==> flow/design.v <==
module regResp (clk, rst, quoc, rest, fim_div, quocienteFim, restoFim);
input clk, rst, fim_div;
input [7:0] quoc;
input [8:0] rest;
output reg [7:0] quocienteFim;
output reg [8:0] restoFim;
always @ (posedge clk or posedge rst)
begin
	if (rst == 1'b1)
		begin
			quocienteFim <= 8'b0000_0000;
			restoFim <= 9'b000000000;
		end
	else
		if(fim_div)
			begin
				quocienteFim <= quoc;
				restoFim <= rest;
			end
 end
endmodule
# Step by step through the tools: regResp
# What the tools print for regResp, step after step.
# Line numbers count from 1 in the design file above.
# Library cell names are shortened.
# A cell with n/a has no value.
# setup
top	regResp
clock	clk
cell_library	sky130hd
corner	tt_025C_1v80

# After elaboration
# Source: Yosys, flattened and elaborated, memories not mapped. Widths are those after wreduce; folded enables and synchronous resets count as part of the registers. Registers that Yosys merges into a memory's read port (data or address) are not register bits. Print and check cells do not count. Equal cells are merged and count once.
# word_totals
ff_bits	17
in_bits	20

# Logic depth
# Yosys ltp: most cells in a row. Word level: on the elaborated netlist, between registers, memories and ports. Mapped: between sequential cells and ports; inverters and the memories' decode and read muxes count.
# logic_depth
word_depth	0
ABC_AREA	0
ltp_mapped	3
mapped_depth_nobuf	1

# Netlist
# Source: synth_stat.txt of the flow (Yosys; design flattened, memories mapped). It holds for the ABC_AREA given above (unset counts as 0); a run with the other value may have another netlist.
# mapped
cell_count	37
mapped_area_um2	689.4
seqArea_um2	425.4
ff_cells	17
buffers	2
# types
cell	count	type_area_um2
dfrtp_1	17	425.408
mux2_4	10	150.144
mux2_2	7	78.826
buf_12	1	20.019
buf_6	1	11.261
inv_1	1	3.754

# Worst setup path after synthesis
# Source: OpenSTA report_checks on the synthesized netlist (no wires, ideal clock, input and output delay 20% of the period each), path of least setup slack; recovery checks are left aside. Register names are those of the netlist, which keeps one name where synthesis merged equal registers.
# synth_path
kind	input to register
startpoint	input port fim_div
endpoint	register quocienteFim[0]
tclk_ns	1.27
input_delay_ns	0.254
setup_ns	0.125
arrival_time_ns	0.794
required_time_ns	1.145
setup_slack_ns	0.351
path_delay_ns	0.665
stages	3
n_path_buf	2
period_less_setup_slack_ns	0.919
# "path_delay_ns" is the arrival time less input delay plus setup time.
# "stages" counts driving pins, that of a launching flip-flop among them; a cell with two outputs on the path counts twice.
# "period_less_setup_slack_ns" is the clock period less the worst setup slack; recovery checks do not enter. This is arithmetic on one report: input and output delays are still those of the set period (20% each).
# synth_via
cell_sequence	buf_6 buf_12 mux2_4
elab_chain_cells	0
# synth_rtl
element	line_no	rtl
start: declaration	2	input clk, rst, fim_div;
end: assignment	11	quocienteFim <= 8'b0000_0000;
end: assignment	17	quocienteFim <= quoc;
end: declaration	5	output reg [7:0] quocienteFim;

# Worst path after layout
# From the final timing report of run 1: the path of least setup slack in the routed layout; clock arrival at registers is part of the times.
# layout_path
kind	register to output
startpoint	register quocienteFim[2]
endpoint	output port quocienteFim[2]
tclk_ns	0.682
out_delay_ns	0.14
arrival_time_ns	0.84
required_time_ns	0.55
setup_slack_ns	-0.29
stages	2
n_path_buf	1
# layout_via
cell_sequence	dfrtp_1 buf_2
elab_chain_cells	0
# layout_rtl
element	line_no	rtl
start: declaration	5	output reg [7:0] quocienteFim;
start: assignment	11	quocienteFim <= 8'b0000_0000;
start: assignment	17	quocienteFim <= quoc;
end: declaration	5

# Settings and measured results of 2 stored flow runs for module regResp (sky130hd), not sorted in any way. The constraints put input and output delay at 20% of the set period each and load the outputs with 0.01 pF.
# By "achieved_period_ns" is meant the clock period of the run minus its worst setup slack. This is arithmetic on one report: input and output delays are still those of the set period (20% each).
# "critical_path_time_ns": the worst setup path's part of the clock period (all of it between registers, 20% less for each end at a port) less its slack. A launch clock that arrives late makes it longer, a capture clock that arrives late makes it shorter.
# By "power.total_w" is meant OpenSTA's value without simulated activity: inputs other than the clock are taken to toggle once in ten clock periods, and the tool carries that through the logic.
# Among the settings, n/a means not set for that run.
# Results: n/a = not shown.
stored run	period_ns	CORE_UTILIZATION	SETUP_SLACK_MARGIN	CORE_ASPECT_RATIO	CELL_PAD_IN_SITES_DETAIL_PLACEMENT	TNS_END_PERCENT	GPL_TIMING_DRIVEN	CAP_MARGIN	SLEW_MARGIN	MIN_ROUTING_LAYER	MAX_ROUTING_LAYER	CORE_MARGIN	critical_path_time_ns	path_kind	finish.stdcell_area_um2	final_setup_tns_ns	power.total_w	timing.setup.ws_ns	post_synth_area_um2	dieArea_um2	achieved_period_ns	finish.utilization_pct
run 1	0.682	33	0.08	0.62	1	60	1	20	0	met2	met5	2	0.84	register to output	1177.4	-7.159	0.002351	-0.293	689.4	2481.2	0.975	62.7
run 2	0.99	70	n/a	n/a	n/a	n/a	n/a	20	20	n/a	n/a	2	n/a	n/a	n/a	n/a	n/a	n/a	n/a	n/a	n/a	n/a
# Run 2: no results, placement failed with GPL-0301
