==> flow/design.v <==
module divisor (clk, rst, quotient, remainder, ini_div, divEnd, state, signalOut, A, B, enA, enB);
input enA, enB;
input  rst, clk, ini_div;
input [7:0] A, B; 
output [8:0] remainder;  
output [7:0] quotient;
output [2:0] state ;
output divEnd, signalOut; 
wire [8:0] pOut, bOut, sumOut;
wire [7:0] Out_A, Out_B;
wire loadA, loadB, loadP, enableA, enableB, enableP, shift, CtrlS, c_outP, c_outA;
assign remainder = pOut;
	divisorSM DSM(ini_div, clk, pOut[8], loadA, loadB, loadP, enableA, enableB, enableP, shift, divEnd, CtrlS, state);
	regA		RA(Out_A, ~c_outP, shift, clk, rst, loadA, enableA, quotient, c_outA);
	regP		RP(sumOut, shift, clk, rst, loadP, enableP, c_outA, c_outP, pOut);
	regB		RB(Out_B, clk, rst, loadB, enableB, bOut);
	RegAB 	RAB(clk, rst, A, B, enA, enB, signalOut, Out_A, Out_B);
	AddSub	AS(pOut, bOut, CtrlS, sumOut);
 endmodule 
module divisorSM(ini_div, clk, bitP, loadA, loadB, loadP, enableA, enableB, enableP, shift, divEnd, ctrlS, state);
input clk, bitP, ini_div;
output reg loadA, loadB, loadP, enableA, enableB, enableP, shift, divEnd, ctrlS;
output [2:0]state;
reg [3:0] cont;
reg [2:0] now, next;
assign state = now;
parameter  Inicio = 3'b000, Desloca = 3'b001, Subtrai = 3'b010, EsqQuoc = 3'b011, Restaura = 3'b100, Fim = 3'b101 ;
always@ (negedge clk)
begin
case (now)
			Inicio : begin
			cont <= 4'b0000;
			next <= Desloca;
			end
			Desloca: next <= Subtrai;
			Subtrai: next <= EsqQuoc;
			EsqQuoc: next <= Restaura;
			Restaura: if (cont >= 7) 
			begin
				next <= Fim;
			end
			else begin
				 cont <= cont + 1'b1;
				 next <= Desloca;
		   end
			Fim: next <= Fim;
endcase
end
always@ (now)
begin
	if(ini_div)
	begin
		now <= next;
	end
	else 
	begin
		now <= Inicio;
	end
end
always @ (posedge clk)
begin
	case(now)
		Inicio: begin
				enableA <= 1'b1; 
				enableB <= 1'b1; 
				enableP <= 1'b0; 
				loadA <= 1'b1; 
				loadB <= 1'b1; 
				loadP <= 1'b0; 
				shift  <= 1'b0; 
				divEnd <= 1'b0;
				ctrlS <= 1'b0;
		end
		Desloca:	begin
				enableA <= 1'b1; 
				enableB <= 1'b0; 
				enableP <= 1'b1;
				loadA <= 1'b0; 
				loadB <= 1'b0; 
				loadP <= 1'b0; 
				shift  <= 1'b1; 
				divEnd <= 1'b0;
				ctrlS <= 1'b0;
		end
		Subtrai: begin
				enableA <= 1'b0; 
				enableB <= 1'b0; 
				enableP <= 1'b1;
				loadA <= 1'b0; 
				loadB <= 1'b0; 
				loadP <= 1'b1; 
				shift  <= 1'b0;
				divEnd <= 1'b0;
				ctrlS <= 1'b0;
			end
		EsqQuoc:	begin
				enableA <= 1'b1; 
				enableB <= 1'b0; 
				enableP <= 1'b0;
				loadA <= 1'b0; 
				loadB <= 1'b0; 
				loadP <= 1'b0;  
				shift  <= 1'b0;
				divEnd <= 1'b0;
				ctrlS <= 1'b0;
		end
		Restaura:	begin
				loadA <= 1'b0; 
				loadB <= 1'b0; 
				enableA <= 1'b0; 
				enableB <= 1'b0; 
				enableP <= 1'b1;
				shift  <= 1'b0;
				divEnd <= 1'b0;
				if(bitP == 1'b1)
				begin
					ctrlS <= 1'b1;
					loadP <= 1'b1;
				end	
				else
				begin
					ctrlS <= 1'b0;
					loadP <= 1'b0; 
				end
		end
		Fim: 	begin
				loadA <= 1'b0; 
				loadB <= 1'b0; 
				loadP <= 1'b0; 
				enableA <= 1'b0; 
				enableB <= 1'b0; 
				enableP <= 1'b0;
				shift  <= 1'b0;
				divEnd <= 1'b1;
				ctrlS <= 1'b0;
		end
	endcase
end
endmodule
module AddSub (inputP, inputB, ctrlS, out);
input [8:0] inputB, inputP;
input ctrlS;
output [8:0] out;
assign out = (ctrlS == 1'b1) ? inputP + inputB : inputP - inputB;
endmodule
module regA (inputA, c_in, shift, clk, rst, load, enable, outA, c_out);
input [7:0] inputA;
input clk, rst, load, enable, shift;
input c_in;
output [7:0] outA;
output c_out;
reg[7:0] out;
assign outA = out;
assign c_out = out[7];
always @(posedge clk or posedge rst)
	if(rst == 1'b1)	
		out <= 8'b0000_0000;
	else	if(enable == 1'b1)
				if(load == 1'b1) 
					out <= inputA;
				else	if( shift == 1'b1)
						out <= out<<1;
				else
							out <= {out[7:1], c_in};
endmodule
module RegAB (clk, rst, inputA, inputB, enA, enB, signalOut, outA, outB);
input clk, rst, enA, enB;
input	[7:0]inputA, inputB;
output [7:0] outA, outB;
output reg signalOut;
reg	[7:0] auxA, auxB;
reg okA, okB;
assign outA = auxA;
assign outB = auxB;
always @ (posedge clk or posedge rst)
begin
	if(rst)
	begin
		auxA <= 8'b0000_0000;
		auxB <= 8'b0000_0000;
	end	
	else if(enA == 1'b1)
		begin
			auxA <= inputA;
			okA = 1'b1;
		end
	else	if(enB == 1'b1)
		begin
			auxB <= inputB;
			okB = 1'b1;
		end
	else
		if(okA & okB)
				signalOut <= 1'b1;
end	
endmodule
module regB (inputB, clk, rst, load, enable, outB);
input [7:0] inputB;
input clk, rst, load, enable;
output reg [8:0] outB;
always @( posedge clk or posedge rst)
begin
	if (rst == 1'b1)
		outB <= 8'b0000_0000;
	else
		begin
			if(enable == 1'b1)
				if(load == 1'b1)
					outB <= {1'b0, inputB[7:0]};
		end
end
endmodule
module regP (inputP, desloc, clk, rst, load, enable, c_in, c_out ,outP);
input [8:0]inputP;
input clk, rst, load, enable, c_in, desloc;
output [8:0]outP;
output c_out;
reg [8:0] out;
assign outP = out;
assign c_out = out[8];
always @ (posedge clk or posedge rst)
begin 
	if(rst == 1'b1) 
		out <= 9'b000000000;
	else if(enable == 1'b1)
		if(load == 1'b1)
			out <= inputP;
		else if(desloc == 1'b1)
			out <= {out[7:0], c_in};
end
endmodule
## Tool chain data of divisor

Tool output for the design above, in the order of the flow.
Line numbers count from 1 in the design file above.
Library cell names are shortened.
A cell with - has no value.

| inputs | value |
|---|---|
| top module | divisor |
| clock input | clk |
| library | sky130hd |
| library corner | tt_025C_1v80 |

## Word-level counts

Yosys after proc, flatten, opt, wreduce and memory -nomap, before mapping. Memory bits, and registers merged into a memory's read port (data or address), are not among the register bits. Print and check cells are not counted. Equal cells are merged and count once.

| cells by class | value |
|---|---|
| bitwise operators | 2 |
| shift-type cells | 0 |
| multiplexer cells | 18 |
| div/mod/pow operators | 0 |
| equal/unequal tests | 6 |
| $add $sub $neg | 3 |
| magnitude comparators | 1 |
| reductions and logical operators | 25 |
| $mul | 0 |

Operator list:

| operator | number |
|---|---|
| two-way mux 9 bit | 3 |
| OR reduction 5 bit | 4 |
| nonzero test 2 bit | 9 |
| parallel mux 3 bit (select 6 bit) | 1 |
| two-way mux 8 bit | 2 |
| OR reduction 3 bit | 4 |
| parallel mux 1 bit (select 2 bit) | 6 |
| adder 9 x 8 -> 9 bit | 1 |
| subtractor 9 x 8 -> 9 bit | 1 |
| AND reduction 2 bit | 4 |
| parallel mux 4 bit (select 2 bit) | 1 |
| == test 3 x 2 -> 1 bit with constant B | 2 |
| == test 3 bit with constant B | 2 |
| nonzero test 6 bit | 1 |
| two-way mux 3 bit | 2 |
| adder 4 x 1 -> 4 bit with constant B | 1 |
| greater-or-equal comparator 4 x 3 -> 1 bit with constant B | 1 |
| OR reduction 4 bit | 1 |
| two-way mux 4 bit | 1 |
| == test 3 x 1 -> 1 bit with constant B | 1 |
| logical NOT 3 bit | 1 |
| nonzero test 3 bit | 1 |
| parallel mux 1 bit (select 3 bit) | 1 |
| inverter 1 bit | 2 |
| != test 2 bit with constant B | 1 |
| two-way mux 1 bit | 1 |

| bit counts | value |
|---|---|
| word width x clocked read ports | 0 |
| memories | 0 |
| RAM bits | 0 |
| bits in latches | 0 |
| output and inout bits | 22 |
| cells after elaboration | 70 |
| flip-flop bits (word level) | 55 |
| ROM bits | 0 |

## Longest topological paths

Yosys ltp: most cells in a row. Word level: on the elaborated netlist, between registers, memories and ports. Mapped: between sequential cells and ports; inverters and the memories' decode and read muxes count.

| logic depth | value |
|---|---|
| depth in word-level cells | 4 |
| ABC_AREA | 1 |
| mapped depth | 16 |

## Netlist

The flow's flattened synthesis, as Yosys stat reports it; memories are mapped. The netlist is that of the ABC_AREA named above (0 if unset); the other value can give another one.

Cell types:

| cell type | number | area in all (µm²) |
|---|---|---|
| dfrtp_1 | 41 | 1.03E+03 |
| edfxtp_1 | 14 | 420.403 |
| nand2_1 | 102 | 382.867 |
| inv_1 | 43 | 161.405 |
| ha_1 | 11 | 137.632 |
| o21ai_0 | 25 | 125.12 |
| nand3_1 | 19 | 95.091 |
| mux2_2 | 8 | 90.086 |
| nor2_1 | 18 | 67.565 |
| xor2_1 | 6 | 52.55 |
| a21oi_1 | 10 | 50.048 |
| o21ai_2 | 4 | 35.034 |
| buf_6 | 3 | 33.782 |
| a31oi_1 | 5 | 31.28 |
| buf_4 | 4 | 30.029 |
| a21oi_2 | 3 | 26.275 |
| o211ai_2 | 2 | 25.024 |
| fa_1 | 1 | 20.019 |

Other cell types: 17; their cells: 31.

| synthesis totals | value |
|---|---|
| cells in the netlist | 350 |
| cell area after synthesis | 3011.6 µm² |
| mapped flip-flops | 55 |

Memo
Re: implementation data of divisor

Measured data: module divisor, platform sky130hd, 2 stored runs of the flow under differing settings, order arbitrary. Input and output delays are each 20% of the period that was set; the output load is 0.01 pF.
"power consumption" is the tool's figure for a default switching activity; nothing was simulated.
A setting shown as - is not set for that run.

| run | period_ns | CORE_UTILIZATION | HOLD_SLACK_MARGIN | CELL_PAD_IN_SITES_GLOBAL_PLACEMENT | CELL_PAD_IN_SITES_DETAIL_PLACEMENT | ABC_AREA | GPL_TIMING_DRIVEN | GPL_ROUTABILITY_DRIVEN | CAP_MARGIN | CORE_MARGIN | SLEW_MARGIN | SETUP_SLACK_MARGIN | PLACE_DENSITY_LB_ADDON | MAX_ROUTING_LAYER | post-route setup TNS (ns) | overall die area (µm²) | synthesis area (µm²) | smallest setup slack (ns) | area of the standard cells in the finished layout (µm²) | worst-case hold slack (ns) | final utilization (%) | power consumption (µW) |
|---|---|---|---|---|---|---|---|---|---|---|---|---|---|---|---|---|---|---|---|---|---|---|
| job 1 | 8.35 | 25 | -0.03 | 0 | 2 | 1 | 1 | 0 | 10 | 2 | 20 | - | - | - | 0.000 | 12940.2 | 3011.6 | 0.669 | 3699.8 | 0.490 | 31.2 | 1283 |
| job 2 | 4.34 | 18 | - | 1 | 2 | - | - | 0 | 20 | 4 | 20 | -0.23 | 0.09 | met4 | -0.047 | 18451.1 | 2941.6 | -0.032 | 3797.4 | 0.490 | 23.8 | 2535 |
